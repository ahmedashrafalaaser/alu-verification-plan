==> flow/design.v <==
module ALU (
	input alu_clk,     
	input rst_n,   
	input alu_enable_a,
	input alu_enable_b,
	input alu_enable,
	input alu_irq_clr,
	input [1:0]alu_op_a,
	input [1:0]alu_op_b,
	input [7:0]alu_in_a,
    input [7:0]alu_in_b,
	output reg alu_irq,
	output reg [7:0]alu_out	
);
parameter 
MODE_E=2'b11,MODE_ILL=3'b111;
always @(posedge alu_clk or negedge rst_n) begin : proc_
	if(!rst_n) begin
		alu_out <= 8'b0;
		alu_irq <= 1'b0;
	end else begin
		if(alu_irq_clr)
			alu_irq<=0;
		if(({alu_enable,alu_enable_a}==MODE_E)&&(alu_enable_b!==1'b1))begin
			case (alu_op_a)
              2'b00:begin if(alu_in_b==8'b0) alu_out<=8'b0;
							else begin
								alu_out<=alu_in_a & alu_in_b;
								if((alu_in_a & alu_in_b)==8'hff)
									alu_irq<=1'b1;
							end
						end
              2'b01:begin	if(alu_in_b==8'h03||alu_in_a==8'hff) alu_out<=8'b0;
							else begin
								alu_out<=~(alu_in_a & alu_in_b);
								if(~(alu_in_a & alu_in_b)==8'h00)
									alu_irq<=1'b1;
							end
						end 
				2'b10:begin	alu_out<=alu_in_a | alu_in_b;
								if((alu_in_a | alu_in_b)==8'hf8)
									alu_irq<=1'b1;	
						end 
				2'b11:begin alu_out<=alu_in_a ^ alu_in_b;
								if((alu_in_a ^ alu_in_b)==8'h83)
									alu_irq<=1'b1;	
						end
			endcase
		end
		else if({alu_enable,alu_enable_b}==MODE_E&&alu_enable_a!==1'b1)begin
			case (alu_op_b)
				2'b00:begin alu_out<=~(alu_in_a ^ alu_in_b);
								if(~(alu_in_a ^ alu_in_b)==8'hf1)
									alu_irq<=1'b1;	
						end
              2'b01:begin if(alu_in_b==8'h03) alu_out<=8'b0;
							else begin
								alu_out<=alu_in_a & alu_in_b;
								if((alu_in_a & alu_in_b)==8'hf4)
									alu_irq<=1'b1;
							end
						end
              2'b10:begin if(alu_in_a==8'hf5) alu_out<=8'b0;
							else begin
								alu_out<=~(alu_in_a | alu_in_b);
								if(~(alu_in_a | alu_in_b)==8'hf5)
									alu_irq<=1'b1;
							end
						end 
				2'b11:begin	alu_out<=alu_in_a | alu_in_b;
								if((alu_in_a | alu_in_b)==8'hff)
									alu_irq<=1'b1;	
						end
			endcase
		end
		else if({alu_enable,alu_enable_a,alu_enable_b}==MODE_ILL)begin
			alu_out<=8'b0;
		end
	end
end
endmodule : ALU
* Reports on ALU
Tool output for the design above, in the order of the flow.
Line numbers count from 1 in the design file above.
Operators: Yosys type, input widths -> output width; for muxes data width and select width s.
Cell names lack the library's common part.
A cell with n/a has no value.
- Design top :: ALU
- Clock :: alu_clk
- Library :: sky130hd
- Library corner :: tt_025C_1v80

* Word level
Source: Yosys, flattened and elaborated, memories not mapped. Widths are those after wreduce. Registers that Yosys merges into a memory's read port (data or address) are not register bits. Print and check cells do not count. Equal cells are merged and count once.
- Register bits :: 9
- Input port bits :: 26
- Output and inout bits :: 9
- Word-level cells :: 63
- Equality and inequality tests :: 21
- Mux-type cells :: 26
- Bitwise logic cells :: 6
- Reduce/logical cells :: 8
** Operator list (number)
- $eq 8x8->1 const B :: 9
- $pmux 8 s4 :: 2
- $mux 8 :: 7
- $not 8->8 :: 3
- $logic_not 8->1 :: 2
- $mux 1 :: 15
- $eq 2x2->1 const B :: 6
- $eq 8x2->1 const B :: 1
- $and 8x8->8 :: 1
- $or 8x8->8 :: 1
- $xor 8x8->8 :: 1
- $pmux 1 s4 :: 2
- $eq 2x1->1 const B :: 2
- $logic_not 2->1 :: 2
- $eq 3x3->1 const B :: 1
- $reduce_bool 3->1 :: 1
- $nex 1x1->1 const B :: 2
- $logic_and 1x1->1 :: 2
- $logic_or 1x1->1 :: 1

* Longest topological paths
Longest topological path by Yosys (ltp), each cell counted once; first at word level (registers and memories cut), then after technology mapping (sequential cells cut; the memories' decode and read muxes count).
- Depth after elaboration :: 8
- ABC_AREA :: 0
- Depth in mapped cells :: 7
- Gate-level depth less buffers :: 7

* Mapped cells and area
Source: synth_stat.txt of the flow (Yosys; design flattened, memories mapped). It holds for the ABC_AREA given above (unset counts as 0); a run with the other value may have another netlist.
Totals and module areas in this step are rounded.
- Standard cells after synthesis :: 186
- Synthesis area :: 1500 um^2
- Sequential part of the area :: 225 um^2
- Mapped flip-flops :: 9
- Buffers :: 9
** Cells by type
- ha_1 :: number 28, area in all 350.336 um^2
- dfrtp_1 :: number 9, area in all 225.216 um^2
- a221oi_1 :: number 12, area in all 105.101 um^2
- a21oi_1 :: number 20, area in all 100.096 um^2
- inv_1 :: number 24, area in all 90.086 um^2
- nand2_1 :: number 14, area in all 52.55 um^2
- a221o_1 :: number 5, area in all 50.048 um^2
- mux2i_1 :: number 4, area in all 40.038 um^2
- o31ai_1 :: number 5, area in all 37.536 um^2
- o21a_1 :: number 4, area in all 30.029 um^2
- o21ai_0 :: number 6, area in all 30.029 um^2
- a31o_1 :: number 3, area in all 26.275 um^2
- clkbuf_1 :: number 7, area in all 26.275 um^2
- a31oi_1 :: number 4, area in all 25.024 um^2
- nand4_1 :: number 4, area in all 25.024 um^2
- o211ai_1 :: number 3, area in all 22.522 um^2
- o41a_1 :: number 2, area in all 22.522 um^2
- nor4_4 :: number 1, area in all 21.27 um^2
Other cell types: 21; their cells: 31.

* Worst setup path after synthesis
OpenSTA on the mapped netlist: ideal clock, no wires. The path of least setup slack (recovery checks aside). Input and output delay are each 20% of the period. Register names are those of the netlist, which keeps one name where synthesis merged equal registers.
- Kind :: input-to-reg
- Start :: input port alu_in_a[6]
- End :: register alu_irq
- Period :: 2.23 ns
- External input delay :: 0.446 ns
- Setup time :: 0.088 ns
- Launch time at the first pin :: 0.446 ns
- Arrival time :: 1.755 ns
- Required time :: 2.142 ns
- Slack :: 0.387 ns
- Delay of the path :: 1.397 ns
- Driving pins on the path :: 7
- Path buffers :: 0
- Synthesis period reached :: 1.843 ns
"delay of the path" is the arrival time less input delay plus setup time.
"driving pins on the path": output pins that drive a net of the path, with the launching flip-flop's if there is one; two outputs of one cell count as two.
"synthesis period reached" is the clock period less the worst setup slack; recovery checks do not enter. This is arithmetic on one report: input and output delays are still those of the set period (20% each).
Between the ends stands the longest chain of elaborated cells between them, by number of cells; it is not shown to be the way that was timed. Of several equally long chains one is given.
A line is the first line of the expression or statement that the cell stems from. Yosys adds cells for indexed reads and writes and turns some case tables into memories.
At most two assigning lines are given for a register; there are more.
- Cell sequence :: inv_1 > ha_1 > or4_1 > nor4_1 > o2bb2ai_1 > a31oi_1 > o211ai_1
- Cells in the longest elaborated chain :: 8
- Elaborated cells between the ends (all ways) :: 33
- Classes of those cells :: 9 x eq/ne; 16 x mux; 6 x logic; 2 x reduce/logical
** RTL lines, path post-synthesis
- from (decl) :: line 10 : input [7:0]alu_in_a,
- $or 8x8->8 :: line 66 : if(~(alu_in_a | alu_in_b)==8'hf5)
- $not 8->8 :: line 66
- $eq 8x8->1 :: line 66
- $mux 1 :: line 66
- $mux 1 :: line 63 : 2'b10:begin if(alu_in_a==8'hf5) alu_out<=8'b0;
- $pmux 1 s4 :: line 51 : case (alu_op_b)
- $mux 1 :: line 50 : else if({alu_enable,alu_enable_b}==MODE_E&&alu_enable_a!==1'b1)begin
- $mux 1 :: line 24 : if(({alu_enable,alu_enable_a}==MODE_E)&&(alu_enable_b!==1'b1))begin
- to (assign) :: line 20 : alu_irq <= 1'b0;
- to (assign) :: line 23 : alu_irq<=0;
- to (decl) :: line 12 : output reg alu_irq,

* Timing after layout
From the final timing report of run 1: the path of least setup slack in the routed layout; clock arrival at registers is part of the times.
- Kind :: input-to-reg
- Start :: input port alu_in_a[2]
- End :: register alu_out[3]
- Period :: 2.32 ns
- External input delay :: 0.46 ns
- Setup time :: 0.10 ns
- Launch time at the first pin :: 0.46 ns
- Arrival time :: 2.40 ns
- Required time :: 2.48 ns
- Slack :: 0.09 ns
- Driving pins on the path :: 7
- Path buffers :: 2
Between the ends stands the longest chain of elaborated cells between them, by number of cells; it is not shown to be the way that was timed. Of several equally long chains one is given.
At most two assigning lines are given for a register; there are more.
- Cell sequence :: clkdlybuf4s50_1 > nand4_1 > o41a_1 > buf_4 > mux2i_1 > a21oi_1 > a31o_1
- Cells in the longest elaborated chain :: 5
- Elaborated cells between the ends (all ways) :: 9
- RTL lines with such cells :: 6
- Classes of those cells :: 2 x eq/ne; 6 x mux; 1 x reduce/logical
** RTL lines, path post-layout
- from (decl) :: line 10 : input [7:0]alu_in_a,
- $eq 8x8->1 :: line 63 : 2'b10:begin if(alu_in_a==8'hf5) alu_out<=8'b0;
- $mux 8 :: line 63
- $pmux 8 s4 :: line 51 : case (alu_op_b)
- $mux 8 :: line 50 : else if({alu_enable,alu_enable_b}==MODE_E&&alu_enable_a!==1'b1)begin
- $mux 8 :: line 24 : if(({alu_enable,alu_enable_a}==MODE_E)&&(alu_enable_b!==1'b1))begin
- to (assign) :: line 28 : alu_out<=alu_in_a & alu_in_b;
- to (assign) :: line 35 : alu_out<=~(alu_in_a & alu_in_b);
- to (decl) :: line 13 : output reg [7:0]alu_out

Add stored flow runs of ALU

Top module ALU; platform sky130hd; tools Yosys and OpenROAD; 2 stored runs in no particular order. Input and output delays are each 20% of the period that was set; the output load is 0.01 pF.
"period reached": clock period set for the run, less the worst setup slack. It is reckoned from that one timing run; input and output delays stay at 20% of the period that was set.
"worst path time": the worst setup path's part of the clock period (all of it between registers, 20% less for each end at a port) less its slack. A launch clock that arrives late makes it longer, a capture clock that arrives late makes it shorter.
"power consumption": no workload was simulated; the value follows from the tool's default switching activity.
The measured numbers are rounded.

** Run 1
- Settings :: period_ns=2.32; CORE_UTILIZATION=41; PLACE_DENSITY=0.58; CORE_MARGIN=2; GPL_ROUTABILITY_DRIVEN=1; CTS_CLUSTER_DIAMETER=21; CAP_MARGIN=25; SLEW_MARGIN=20
- Chip area after synthesis (Yosys) :: 1500 um^2
- Full die area :: 4160 um^2
- Standard-cell area after layout :: 2250 um^2
- Post-layout utilization :: 0.66
- Smallest setup slack :: 0.085 ns
- Sum of negative setup slack :: 0.000 ns
- Power consumption :: 0.699 mW
- Period reached :: 2.235 ns
- Worst path time :: 1.77 ns
- Worst setup path type :: input-to-reg

** Run 2
- Settings :: period_ns=2.32; CORE_UTILIZATION=64; SETUP_SLACK_MARGIN=0.44; PLACE_DENSITY=0.67; CORE_ASPECT_RATIO=0.97; MAX_ROUTING_LAYER=met5; CAP_MARGIN=20; CORE_MARGIN=2; SLEW_MARGIN=20
- Outcome :: not finished: clock tree synthesis ended with error DPL-0038
